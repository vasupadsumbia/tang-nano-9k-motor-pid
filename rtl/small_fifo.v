==> flow/design.v <==
module small_fifo #(
    parameter DEPTH = 512,
    parameter AW = 9
)(
    input  wire clk,
    input  wire rst,
    input  wire wr_en,
    input  wire [7:0] wr_data,
    output wire full,
    input  wire rd_en,
    output reg  [7:0] rd_data,
    output wire empty,
    output reg  [AW:0] count
);
    reg [7:0] mem [0:DEPTH-1];
    reg [AW-1:0] wptr, rptr;
    assign full  = (count == DEPTH);
    assign empty = (count == 0);
    always @(posedge clk) begin
        if (rst) begin
            wptr <= 0; rptr <= 0; count <= 0; rd_data <= 0;
        end else begin
            if (wr_en && !full) begin
                mem[wptr] <= wr_data;
                wptr <= wptr + 1'b1;
                count <= count + 1'b1;
            end
            if (rd_en && !empty) begin
                rd_data <= mem[rptr];
                rptr <= rptr + 1'b1;
                count <= count - 1'b1;
            end
        end
    end
endmodule
Step by step through the tools: small_fifo
What the tools print for small_fifo, step after step.
Line numbers count from 1 in the design file above.
Operators carry their Yosys type and port widths (W data, S select, Z words).
Library cell names are shortened.
A cell with n/a has no value.

design
  top = small_fifo
  clock input = clk
  standard-cell library = sky130hd
  corner = tt_025C_1v80

Elaborated design
Yosys after proc, flatten, opt, wreduce and memory -nomap, before mapping. Memory bits, and registers merged into a memory's read port (data or address), are not among the register bits. Print and check cells are not counted. Equal cells are merged and count once.
Yosys's memory passes give these memory sizes; they may raise the number of words (mostly to a power of two), join words into wider ones and drop unused or constant bits.

bit counts
  clocked read ports x word width = 8
  bits in writable memories = 4096
  flip-flop bits (word level) = 28
  memories kept = 1
  elaborated cells = 23
  output and inout port bits = 20

cells by class
  eq/ne operators = 1
  muxes and demuxes = 8
  add/sub/neg operators = 4
  reduce/logical cells = 6

memory list
  memory  words  bits a word  read ports  wr ports  RTL line  source
  mem     512    8            1           1         15        reg [7:0] mem [0:DEPTH-1];

operators with widths
  operator                 count
  $mux W10                 2
  $add A9 B1 Y9 const B    2
  $mux W9                  2
  $mux W8                  2
  $add A10 B1 Y10 const B  1
  $sub A10 B1 Y10 const B  1
  $eq A10 B10 Y1 const B   1
  $logic_not A10 Y1        1
  $logic_and A1 B1 Y1      2
  $logic_not A1 Y1         2
  $reduce_bool A2 Y1       1
  $mux W1                  2

Logic depth
Depth = most cells in a row (Yosys ltp): at word level without a register or memory, in the mapped netlist without a sequential cell, where the memories' decode and read muxes count.

logic depth
  word-level depth = 5
  ABC_AREA = 0
  mapped depth = 15
  gate-level depth less buffers = 13

Netlist
The flow's flattened synthesis, as Yosys stat reports it; memories are mapped. The netlist is that of the ABC_AREA named above (0 if unset); the other value can give another one.

synthesis totals
  mapped flip-flops = 4132
  cells in the netlist = 7899
  area of sequential cells = 123718.7 µm²
  cell area after synthesis = 162537.1 µm²

cells by type
  cell      count  total area (µm²)
  edfxtp_1  4096   1.23E+05
  mux4_2    739    1.66E+04
  mux2i_1   515    5.15E+03
  mux4_1    103    2.71E+03
  nor2_1    631    2.37E+03
  o221ai_1  133    1.16E+03
  a21oi_1   177    885.85
  clkbuf_1  199    746.966
  dfxtp_1   36     720.691
  buf_6     62     698.17
  buf_8     46     690.662
  o22ai_1   94     588.064
  nand2_1   150    563.04
  a22oi_1   74     555.533
  a221oi_1  57     499.229
  buf_2     87     435.418
  o21ai_0   76     380.365
  nand3_1   72     360.346

Other cell types: 72; their cells: 552.

Worst setup path after synthesis
Path of least setup slack by OpenSTA after synthesis, without wires, with an ideal clock, recovery checks aside; 20% of the period is set as input and as output delay. Where synthesis merged equal registers, the netlist keeps one of their names.

path after synthesis
  path kind = input to register
  from = input port rd_en
  to = register count[9]
  time at the first pin = 1.248 ns
  required time = 6.112 ns
  clock period = 6.24 ns
  driving pins on the path = 12
  setup slack = 2.711 ns
  arrival time = 3.401 ns
  delay of the path = 2.281 ns
  input delay = 1.248 ns
  period reached after synthesis = 3.529 ns

"delay of the path" is the arrival time less input delay plus setup time.
"driving pins on the path" counts driving pins, that of a launching flip-flop among them; a cell with two outputs on the path counts twice.
"period reached after synthesis" = period - worst setup slack (recovery checks aside). The figure is calculated, with input and output delays left at 20% of the set period.
The rows between start and end are the longest chain of elaborated cells between them; the timing report does not say that the signal goes this way. Where chains are equally long, one stands for them.
A line is the first line of the expression or statement that the cell stems from. Yosys adds cells for indexed reads and writes and turns some case tables into memories.
A register here has more assigning lines than the two given.

between the ends, after synthesis
  cells stage by stage = o21ai_0 > inv_1 > clkbuf_8 > ha_1 > a21o_1 > a21oi_1 > o21bai_1 > a2111o_1 > a41oi_1 > mux2i_1 > xnor2_1 > nor2_1
  length of the longest elaborated chain = 2
  elaborated cells between the ends (all ways) = 3
  RTL lines with such cells = 1
  those cells by class = 1 x mux; 2 x reduce/logical

ends and longest elaborated chain, after synthesis
  what                 RTL line  source
  start: declaration   10        input  wire rd_en,
  $logic_and A1 B1 Y1  28        if (rd_en && !empty) begin
  $mux W10             28
  end: assignment      26        count <= count + 1'b1;
  end: assignment      31        count <= count - 1'b1;
  end: declaration     13        output reg  [AW:0] count

Path in the finished layout
Path of least setup slack in the final report of run A (OpenROAD, finished layout, wires in). Where an end is a register, its clock arrival counts in the times.

path after layout
  path kind = register to register
  from = register rptr[4]
  to = register rd_data[5]
  clock period = 4.87 ns
  setup slack = 0.96 ns
  driving pins on the path = 11
  time at the first pin = 0.92 ns
  required time = 5.70 ns
  arrival time = 4.75 ns

between the ends, after layout
  cells stage by stage = dfxtp_4 > buf_4 > nor2b_1 > buf_4 > o221ai_1 > o22ai_1 > nor2_1 > nand3_1 > a21oi_1 > o311ai_1 > o21ai_1

ends and longest elaborated chain, after layout
  what                RTL line  source
  start: declaration  16        reg [AW-1:0] wptr, rptr;
  start: assignment   21        wptr <= 0; rptr <= 0; count <= 0; rd_data <= 0;
  start: assignment   30        rptr <= rptr + 1'b1;
  end: declaration    11        output reg  [7:0] rd_data,

No chain of elaborated cells between the ends is given.

Settings and measured results of 2 stored flow runs for module small_fifo (sky130hd), not sorted in any way. The constraints put input and output delay at 20% of the set period each and load the outputs with 0.01 pF.
"achieved clock period (ns)" is the run's clock period less its worst setup slack. It is reckoned from that one timing run; input and output delays stay at 20% of the period that was set.
By "worst setup path time (ns)" is meant the share of the clock period that the worst setup path is allowed (20% is reserved at inputs, 20% at outputs), minus its slack. Clock arrival times at its registers enter into it.
By "finish__power__total" is meant OpenSTA's value without simulated activity: inputs other than the clock are taken to toggle once in ten clock periods, and the tool carries that through the logic.

settings of run A
{
  "period_ns": 4.87,
  "CORE_UTILIZATION": 49,
  "SETUP_SLACK_MARGIN": 1.15,
  "PLACE_DENSITY_LB_ADDON": 0.28,
  "CORE_ASPECT_RATIO": 1.77,
  "CORE_MARGIN": 7,
  "CELL_PAD_IN_SITES_DETAIL_PLACEMENT": 0,
  "CTS_CLUSTER_SIZE": 52,
  "CAP_MARGIN": 20,
  "SLEW_MARGIN": 20
}
report of run A
yosys chip area after synthesis (um^2): 162537.1
finish__design__die__area: 348693.0
finish__design__instance__area__stdcell: 184248.0
finish__timing__setup__ws: 0.957
finish__timing__hold__ws: 0.469
finish__power__total: 7.992e-02
achieved clock period (ns): 3.913
worst setup path time (ns): 3.91
worst setup path kind: register to register

settings of run B
{
  "period_ns": 3.04,
  "CORE_UTILIZATION": 28,
  "SETUP_SLACK_MARGIN": 0.45,
  "PLACE_DENSITY_LB_ADDON": 0.01,
  "CORE_MARGIN": 6,
  "CELL_PAD_IN_SITES_GLOBAL_PLACEMENT": 0,
  "CELL_PAD_IN_SITES_DETAIL_PLACEMENT": 1,
  "ABC_AREA": 1,
  "GPL_TIMING_DRIVEN": 0,
  "CTS_CLUSTER_SIZE": 96,
  "CTS_CLUSTER_DIAMETER": 54,
  "MAX_ROUTING_LAYER": "met5",
  "CAP_MARGIN": 20,
  "SLEW_MARGIN": 20
}
report of run B
yosys chip area after synthesis (um^2): 170063.1
finish__design__die__area: 626219.0
finish__design__instance__area__stdcell: 229182.0
finish__timing__setup__ws: -0.927
finish__timing__hold__ws: 0.270
finish__power__total: 1.779e-01
achieved clock period (ns): 3.967
worst setup path time (ns): 3.97
worst setup path kind: register to register
